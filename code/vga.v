==> flow/design.v <==
`timescale 1ns / 1ps
module vga (vga_clk,rst,d_in,row_addr,col_addr,r,g,b,hs,vs);
   input     [11:0] d_in;      
   input            vga_clk;   
   input            rst;
   output reg [8:0] row_addr;  
   output reg [9:0] col_addr;  
   output reg [3:0] r,g,b; 	 
   output reg       hs,vs;     
   reg [9:0] h_count;  
   always @ (posedge vga_clk) begin
       if (rst) begin
           h_count <= 10'h0;
       end else if (h_count == 10'd799) begin
           h_count <= 10'h0;
       end else begin 
           h_count <= h_count + 10'h1;
       end
   end
   reg [9:0] v_count;  
   always @ (posedge vga_clk or posedge rst) begin
       if (rst) begin
           v_count <= 10'h0;
       end else if (h_count == 10'd799) begin
           if (v_count == 10'd524) begin
               v_count <= 10'h0;
           end else begin
               v_count <= v_count + 10'h1;
           end
       end
   end
    wire  [9:0] row    =  v_count - 10'd35;
    wire  [9:0] col    =  h_count - 10'd143; 
    wire        h_sync = (h_count > 10'd95);
    wire        v_sync = (v_count > 10'd1);
    always @ (posedge vga_clk) begin
        row_addr <=  row[8:0];  
        col_addr <=  col;       
        hs       <=  h_sync;    
        vs       <=  v_sync;    
        r        <=  d_in[3:0];  
        g        <=  d_in[7:4];  
        b        <=  d_in[11:8];  
    end
endmodule
* Tool chain data of vga *
The steps from the RTL of vga to its reports follow in flow order.
Line numbers count from 1 in the design file above.
Cell names lack the library's common part.
Not given: -

set-up
  top = vga
  clock port = vga_clk
  cell library = sky130hd
  library corner = tt_025C_1v80

* Word-level counts *
Counts by Yosys on the flattened word-level netlist (proc, flatten, opt, wreduce; memories kept). Register bits leave out memories and registers merged into their read ports (data or address); mux counts leave out enables and synchronous resets folded into registers. Print and check cells are left out. Cells with the same type and inputs are merged into one.

word-level totals
  elaborated cells = 19
  flip-flop bits (word level) = 53
  output and inout port bits = 33

cells by class
  muxes and demuxes = 1
  $lt $le $gt $ge = 2
  equality and inequality tests = 2
  reductions and logical operators = 1
  add/sub/neg operators = 4

operators with widths
  operator                                              number
  adder 10 x 1 -> 10 bit (second input constant)        2
  equality test 10 bit (second input constant)          2
  > comparator 10 x 1 -> 1 bit (second input constant)  1
  > comparator 10 x 7 -> 1 bit (second input constant)  1
  subtractor 10 x 8 -> 10 bit (second input constant)   1
  2-to-1 mux 10 bit                                     1
  subtractor 9 x 6 -> 9 bit (second input constant)     1
  OR reduction 2 bit                                    1

* Depth *
Depth = most cells in a row (Yosys ltp): at word level without a register or memory, in the mapped netlist without a sequential cell, where the memories' decode and read muxes count.

depth
  depth after elaboration = 2
  ABC_AREA = 1
  mapped depth = 8
  gate-level depth less buffers = 8

* Mapped cells and area *
The flow's flattened synthesis, as Yosys stat reports it; memories are mapped. The netlist is that of the ABC_AREA named above (0 if unset); the other value can give another one.
Totals and module areas in this step are rounded.

cells by type
  type     number  area in all (um2)
  dfxtp_1  43      860.826
  dfrtp_1  10      250.24
  nand2_1  39      146.39
  xor2_1   13      113.859
  inv_1    28      105.101
  nor2_1   20      75.072
  ha_1     5       62.56
  nand3_1  12      60.058
  nand4_1  9       56.304
  o21ai_0  9       45.043
  a21oi_1  6       30.029
  nor3_1   5       25.024
  nor2_8   1       20.019
  nand3_4  1       17.517
  buf_8    1       15.014
  nand2_2  2       12.512
  nand4_2  1       12.512
  nor2_4   1       11.261

Other cell types: 11; their cells: 11.

mapped netlist
  mapped flip-flops = 53
  cells in the netlist = 217
  sequential part of the area = 1,110 um2
  mapped area = 2,000 um2

* Worst setup path after synthesis *
OpenSTA on the mapped netlist: ideal clock, no wires. The path of least setup slack (recovery checks aside). Input and output delay are each 20% of the period. Register names are those of the netlist, which keeps one name where synthesis merged equal registers.

timing post-synthesis
  path type = register to register
  start point = register h_count[0]
  end point = register h_count[2]
  setup slack = 0.601 ns
  period = 1.93 ns
  path delay = 1.328 ns
  buffers on the path = 0
  stages = 9
  launch time at the first pin = 0.000 ns
  data required time = 1.812 ns
  arrival = 1.210 ns
  library setup time = 0.118 ns
  synthesis period reached = 1.329 ns

"path delay" = arrival - input delay + setup time.
"stages" counts driving pins, that of a launching flip-flop among them; a cell with two outputs on the path counts twice.
"synthesis period reached" is the clock period less the worst setup slack; recovery checks do not enter. This is arithmetic on one report: input and output delays are still those of the set period (20% each).
Between the ends stands the longest chain of elaborated cells between them, by number of cells; it is not shown to be the way that was timed. Of several equally long chains one is given.
A line is the first line of the expression or statement that the cell stems from. Yosys adds cells for indexed reads and writes and turns some case tables into memories.
At most two assigning lines are given for a register; there are more.

between the ends, post-synthesis
  cells stage by stage = dfxtp_1 > ha_1 > nand2_2 > clkinv_2 > nand3_4 > nor2_8 > inv_1 > nand2_2 > nor3_1
  cells in the longest elaborated chain = 2
  elaborated cells on any way between the ends = 3

ends and longest elaborated chain, post-synthesis
  element               RTL line  text
  from (decl)           10        reg [9:0] h_count;
  from (assign)         13        h_count <= 10'h0;
  from (assign)         17        h_count <= h_count + 10'h1;
  equality test 10 bit  14        end else if (h_count == 10'd799) begin
  OR reduction 2 bit    -
  to (assign)           13
  to (assign)           17
  to (decl)             10

* Worst path after layout *
Path of least setup slack in the final report of record 1 (OpenROAD, finished layout, wires in). Where an end is a register, its clock arrival counts in the times.

timing post-layout
  path type = register to register
  start point = register v_count[1]
  end point = register v_count[6]
  setup slack = -0.38 ns
  library setup time = 0.09 ns
  stages = 8
  data required time = 1.33 ns
  period = 1.11 ns
  buffers on the path = 0
  arrival = 1.71 ns
  launch time at the first pin = 0.31 ns

Between the ends stands the longest chain of elaborated cells between them, by number of cells; it is not shown to be the way that was timed. Of several equally long chains one is given.
At most two assigning lines are given for a register; there are more.

between the ends, post-layout
  cells stage by stage = dfrtp_1 > ha_2 > inv_2 > nor2_4 > nand2_2 > nor2_1 > nand2_1 > xor2_1
  cells in the longest elaborated chain = 2
  elaborated cells on any way between the ends = 3
  source lines of those cells = 2

ends and longest elaborated chain, post-layout
  element                 RTL line  text
  from (decl)             20        reg [9:0] v_count;
  from (assign)           23        v_count <= 10'h0;
  from (assign)           28        v_count <= v_count + 10'h1;
  adder 10 x 1 -> 10 bit  28
  2-to-1 mux 10 bit       25        if (v_count == 10'd524) begin
  to (assign)             26        v_count <= 10'h0;
  to (assign)             28
  to (decl)               20

## Implementation results

Flow measurements of vga on sky130hd: 2 stored runs with different settings, listed in no order. Input and output delays are each 20% of the period that was set; the output load is 0.01 pF.
"reached clock period": clock period set for the run, less the worst setup slack. It is reckoned from that one timing run; input and output delays stay at 20% of the period that was set.
"worst setup path time": the worst setup path's part of the clock period (all of it between registers, 20% less for each end at a port) less its slack. A launch clock that arrives late makes it longer, a capture clock that arrives late makes it shorter.
By "total power of the final layout" is meant OpenSTA's value without simulated activity: inputs other than the clock are taken to toggle once in ten clock periods, and the tool carries that through the logic.
Values from the reports are rounded here.
Among the settings, . means not set for that run.

name                                          record 1              record 2
period_ns                                     1.11                  1.06
CORE_UTILIZATION                              56                    23
SETUP_SLACK_MARGIN                            0.16                  0.2
PLACE_DENSITY                                 0.62                  .
CORE_ASPECT_RATIO                             1.66                  0.51
CELL_PAD_IN_SITES_GLOBAL_PLACEMENT            1                     1
CELL_PAD_IN_SITES_DETAIL_PLACEMENT            0                     2
TNS_END_PERCENT                               80                    .
ABC_AREA                                      1                     .
GPL_ROUTABILITY_DRIVEN                        0                     0
SLEW_MARGIN                                   10                    20
MIN_ROUTING_LAYER                             met2                  .
MAX_ROUTING_LAYER                             met5                  met4
CAP_MARGIN                                    20                    20
CORE_MARGIN                                   2                     2
PLACE_DENSITY_LB_ADDON                        .                     0.22
HOLD_SLACK_MARGIN                             .                     0.21
CTS_CLUSTER_SIZE                              .                     95
CTS_CLUSTER_DIAMETER                          .                     44
worst setup path time (ns)                    1.49                  1.61
worst setup path kind                         register to register  register to register
full die area (um2)                           4,080                 9,110
standard-cell area of the final layout (um2)  3,270                 3,600
total negative setup slack (ns)               -6.23                 -11.3
smallest hold slack (ns)                      0.334                 0.346
post-route utilization                        0.934                 0.454
setup slack of the worst path (ns)            -0.377                -0.546
reached clock period (ns)                     1.487                 1.606
total power of the final layout (mW)          3.35                  3.96
netlist area reported by Yosys (um2)          2,000                 1,910
